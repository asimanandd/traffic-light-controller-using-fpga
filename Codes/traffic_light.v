==> flow/design.v <==
module traffic_light(
    input clk,
    input rst,
    output reg [2:0] light_N,   
    output reg [2:0] light_E,   
    output reg [2:0] light_S,   
    output reg [2:0] light_W,    
    output reg [3:0] wait_time   
);
    parameter S_GREEN_N = 3'b000, 
              S_YELLOW_N = 3'b001,
              S_RED_N_GREEN_E = 3'b010, 
              S_RED_N_YELLOW_E = 3'b011,
              S_RED_E_GREEN_S = 3'b100, 
              S_RED_E_YELLOW_S = 3'b101,
              S_RED_S_GREEN_W = 3'b110, 
              S_RED_S_YELLOW_W = 3'b111,
              S_RED_W_GREEN_N = 4'b1000, 
              S_RED_W_YELLOW_N = 4'b1001;
    reg [3:0] count;
    reg [3:0] current_state, next_state;
    parameter GREEN_TIME = 10, 
              YELLOW_TIME = 2;
    always @(posedge clk or posedge rst) begin
        if (rst) begin
            current_state <= S_GREEN_N;
            count <= 0;
            wait_time <= 0;
        end else begin
            if (count < (current_state == S_YELLOW_N ? YELLOW_TIME : GREEN_TIME)) begin
                count <= count + 1;
                wait_time <= wait_time + 1;  
            end else begin
                current_state <= next_state;
                count <= 0;
                wait_time <= 0;  
            end
        end
    end
    always @(*) begin
        light_N = 3'b100;  
        light_E = 3'b100;  
        light_S = 3'b100;  
        light_W = 3'b100;  
        case (current_state)
            S_GREEN_N: begin
                light_N = 3'b001;  
                next_state = S_YELLOW_N;
            end
            S_YELLOW_N: begin
                light_N = 3'b010;  
                next_state = S_RED_N_GREEN_E;
            end
            S_RED_N_GREEN_E: begin
                light_E = 3'b001;  
                next_state = S_RED_N_YELLOW_E;
            end
            S_RED_N_YELLOW_E: begin
                light_E = 3'b010;  
                next_state = S_RED_E_GREEN_S;
            end
            S_RED_E_GREEN_S: begin
                light_S = 3'b001;  
                next_state = S_RED_E_YELLOW_S;
            end
            S_RED_E_YELLOW_S: begin
                light_S = 3'b010;  
                next_state = S_RED_S_GREEN_W;
            end
            S_RED_S_GREEN_W: begin
                light_W = 3'b001;  
                next_state = S_RED_S_YELLOW_W;
            end
            S_RED_S_YELLOW_W: begin
                light_W = 3'b010;  
                next_state = S_RED_W_GREEN_N;
            end
            S_RED_W_GREEN_N: begin
                light_N = 3'b001;  
                next_state = S_RED_W_YELLOW_N;
            end
            S_RED_W_YELLOW_N: begin
                light_N = 3'b010;  
                next_state = S_GREEN_N;
            end
            default: begin
                light_N = 3'b100;  
                light_E = 3'b100;
                light_S = 3'b100;
                light_W = 3'b100;
                next_state = S_GREEN_N;  
            end
        endcase
    end
endmodule
* Reports on traffic_light
Tool output for the design above, in the order of the flow.
Line numbers count from 1 in the design file above.
Operators carry their Yosys type and port widths (W data, S select, Z words).
Library cell names are shortened.
A cell with - has no value.
- Design top :: traffic_light
- Clock port :: clk
- Standard-cell library :: sky130hd
- Timing corner :: tt_025C_1v80

* Word-level counts
Yosys after proc, flatten, opt, wreduce and memory -nomap, before mapping. Enables and synchronous resets that opt folds into registers are not counted as muxes. Memory bits, and registers merged into a memory's read port (data or address), are not among the register bits. Print and check cells are not counted. Equal cells are merged and count once.
Memory sizes are those after Yosys's memory passes, which may raise the word count (mostly to a power of two), join words into wider ones and drop unused or constant bits.
- Register bits after elaboration :: 12
- Memory bits (read-only) :: 256
- Memory cells :: 1
- Input bits :: 2
- Output and inout port bits :: 16
- Cells after elaboration :: 11
** Memory list
- (no name shown) :: words 16, bits a word 16, rd ports 1, write ports 0, line 45 : case (current_state)
- Add/subtract/negate cells :: 2
- Magnitude comparators :: 1
- Eq/ne operators :: 1
- Mux-type cells :: 3
** Operator list (number)
- $mux W4 :: 3
- $add A4 B1 Y4 const B :: 2
- $eq A4 B1 Y1 const B :: 1
- $lt A4 B4 Y1 :: 1

* Longest topological paths
Yosys ltp: most cells in a row. Word level: on the elaborated netlist, between registers, memories and ports. Mapped: between sequential cells and ports; inverters and the memories' decode and read muxes count.
- Depth after elaboration :: 4
- ABC_AREA :: 0
- Depth in mapped cells :: 8
- Gate-level depth less buffers :: 7

* Synthesis result
The flow's flattened synthesis, as Yosys stat reports it; memories are mapped. The netlist is that of the ABC_AREA named above (0 if unset); the other value can give another one.
The area totals of this step are shown rounded.
** Cell types (number)
- dfrtp_1 :: 12
- ha_1 :: 8
- and2_1 :: 7
- nor2_1 :: 10
- o21ai_0 :: 4
- inv_1 :: 5
- nand2_1 :: 5
- nor2b_1 :: 3
- xnor2_1 :: 2
- xor2_1 :: 2
- buf_6 :: 1
- nand3_1 :: 2
- nor3_1 :: 2
- a21oi_2 :: 1
- o21a_2 :: 1
- o21ai_2 :: 1
- and2b_1 :: 1
- o31ai_1 :: 1
Other cell types: 4; their cells: 4.
- Standard cells after synthesis :: 72
- Cell area after synthesis :: 689.4 sq um
- Flip-flops :: 12
- Buffers :: 1

* Worst setup path after synthesis
OpenSTA on the mapped netlist: ideal clock, no wires. The path of least setup slack (recovery checks aside). Input and output delay are each 20% of the period. Register names are those of the netlist, which keeps one name where synthesis merged equal registers.
- Path type :: reg2reg
- Start :: reg current_state[1]
- End :: reg current_state[0]
- Period :: 2.36 ns
- Setup time :: 0.073 ns
- Data arrival time :: 1.693 ns
- Setup slack :: 0.594 ns
- Path delay :: 1.766 ns
- Stages on the path :: 9
- Synthesis period reached :: 1.766 ns
"path delay" is the arrival time less input delay plus setup time.
"stages on the path": output pins that drive a net of the path, with the launching flip-flop's if there is one; two outputs of one cell count as two.
"synthesis period reached" = period - worst setup slack (recovery checks aside). The figure is calculated, with input and output delays left at 20% of the set period.
Between the ends stands the longest chain of elaborated cells between them, by number of cells; it is not shown to be the way that was timed. Of several equally long chains one is given.
Each line given opens the expression or statement behind the cell; cells for indexed reads and writes are added by Yosys, which also makes memories of some case tables.
- Cells stage by stage :: dfrtp_1 -> inv_1 -> ha_1 -> and2_1 -> ha_1 -> o21a_2 -> or2_1 -> buf_6 -> a21oi_2
- Length of the longest elaborated chain :: 3
** Ends and longest elaborated chain, after synthesis
- from (decl) :: line 21 : reg [3:0] current_state, next_state;
- from (assign) :: line 26 : current_state <= S_GREEN_N;
- from (assign) :: line 34 : current_state <= next_state;
- $eq A4 B1 Y1 :: line 30 : if (count < (current_state == S_YELLOW_N ? YELLOW_TIME : GREEN_TIME)) begin
- $mux W4 :: line 30
- $lt A4 B4 Y1 :: line 30
- to (assign) :: line 26
- to (assign) :: line 34
- to (decl) :: line 21

* Worst path after layout
From the final timing report of job 2: the path of least setup slack in the routed layout; clock arrival at registers is part of the times.
- Path type :: reg2reg
- Start :: reg current_state[1]
- End :: reg current_state[0]
- Period :: 2.16 ns
- Setup time :: 0.07 ns
- Data arrival time :: 1.86 ns
- Setup slack :: 0.49 ns
- Stages on the path :: 8
Between the ends stands the longest chain of elaborated cells between them, by number of cells; it is not shown to be the way that was timed. Of several equally long chains one is given.
- Cells stage by stage :: dfrtp_2 -> inv_4 -> ha_4 -> and2_4 -> ha_4 -> o21a_4 -> or2_4 -> a21oi_2
- Length of the longest elaborated chain :: 3
** Ends and longest elaborated chain, after layout
- from (decl) :: line 21 : reg [3:0] current_state, next_state;
- from (assign) :: line 26 : current_state <= S_GREEN_N;
- from (assign) :: line 34 : current_state <= next_state;
- $eq A4 B1 Y1 :: line 30 : if (count < (current_state == S_YELLOW_N ? YELLOW_TIME : GREEN_TIME)) begin
- $mux W4 :: line 30
- $lt A4 B4 Y1 :: line 30
- to (assign) :: line 26
- to (assign) :: line 34
- to (decl) :: line 21

Subject: flow runs of traffic_light

Hi,

Below are 2 stored runs of the flow (Yosys, OpenROAD; platform sky130hd) on traffic_light, each with its settings and what was measured, unordered. Constraints: input delay and output delay 20% of the set period each, output load 0.01 pF.
"period reached" means the clock period less the worst setup slack. The figure is calculated, with input and output delays left at 20% of the set period.
"worst setup path time" is the time allowed to the run's worst setup path (the clock period less input and output delay, where it has them) less its slack. Clock arrival times count: a late capture clock shortens it, a late launch clock lengthens it.
"total power after layout": no workload was simulated; the value follows from the tool's default switching activity.
The measured numbers are rounded.

* Job 1
** Files
==> flow/run.sh <==
#!/bin/bash
# the make line also repeats the synthesis and layout settings of config.mk as NAME=value (left out here)
make -C /OpenROAD-flow-scripts/flow DESIGN_CONFIG=/design/flow/config.mk WORK_HOME=/design/flow/orfs CLKGATE_MAP_FILE= finish
==> flow/config.mk <==
export PLATFORM = sky130hd
export DESIGN_NAME = traffic_light
export DESIGN_NICKNAME = traffic_light
export VERILOG_FILES = /design/flow/design.v
export SDC_FILE = /design/flow/constraint.sdc
export NUM_CORES = 4
export LEC_CHECK = 0
export CAP_MARGIN = 15
export CELL_PAD_IN_SITES_GLOBAL_PLACEMENT = 1
export CORE_ASPECT_RATIO = 1.26
export CORE_MARGIN = 2
export CORE_UTILIZATION = 54
export CTS_CLUSTER_DIAMETER = 49
export CTS_CLUSTER_SIZE = 20
export MAX_ROUTING_LAYER = met5
export PLACE_DENSITY_LB_ADDON = 0.05
export SLEW_MARGIN = 20
==> flow/constraint.sdc <==
create_clock -name core_clock -period 1.79 [get_ports {clk}]
set_input_delay 0.3580 -clock core_clock [delete_from_list [all_inputs] [get_ports {clk}]]
set_output_delay 0.3580 -clock core_clock [all_outputs]
set_load 0.01 [all_outputs]
** Results
Unfinished; error FLW-0024 in placement.

* Job 2
** Files
==> flow/run.sh <==
#!/bin/bash
# the make line also repeats the synthesis and layout settings of config.mk as NAME=value (left out here)
make -C /OpenROAD-flow-scripts/flow DESIGN_CONFIG=/design/flow/config.mk WORK_HOME=/design/flow/orfs CLKGATE_MAP_FILE= finish
==> flow/config.mk <==
export PLATFORM = sky130hd
export DESIGN_NAME = traffic_light
export DESIGN_NICKNAME = traffic_light
export VERILOG_FILES = /design/flow/design.v
export SDC_FILE = /design/flow/constraint.sdc
export NUM_CORES = 4
export LEC_CHECK = 0
export CAP_MARGIN = 20
export CORE_MARGIN = 8
export CORE_UTILIZATION = 36
export GPL_ROUTABILITY_DRIVEN = 0
export PLACE_DENSITY_LB_ADDON = 0.21
export SETUP_SLACK_MARGIN = 0.63
export SLEW_MARGIN = 20
export TNS_END_PERCENT = 15
==> flow/constraint.sdc <==
create_clock -name core_clock -period 2.16 [get_ports {clk}]
set_input_delay 0.4320 -clock core_clock [delete_from_list [all_inputs] [get_ports {clk}]]
set_output_delay 0.4320 -clock core_clock [all_outputs]
set_load 0.01 [all_outputs]
** Results
- Chip area after synthesis (Yosys) :: 689.4 sq um
- Die size :: 3,571 sq um
- Std-cell area (final layout) :: 1,050 sq um
- Utilization :: 55.8 %
- Lowest setup slack :: 0.494 ns
- Total negative slack :: 0.000 ns
- Total power after layout :: 402.7 µW
- Period reached :: 1.666 ns
- Worst setup path time :: 1.67 ns
- Type of the worst setup path :: reg2reg

Regards
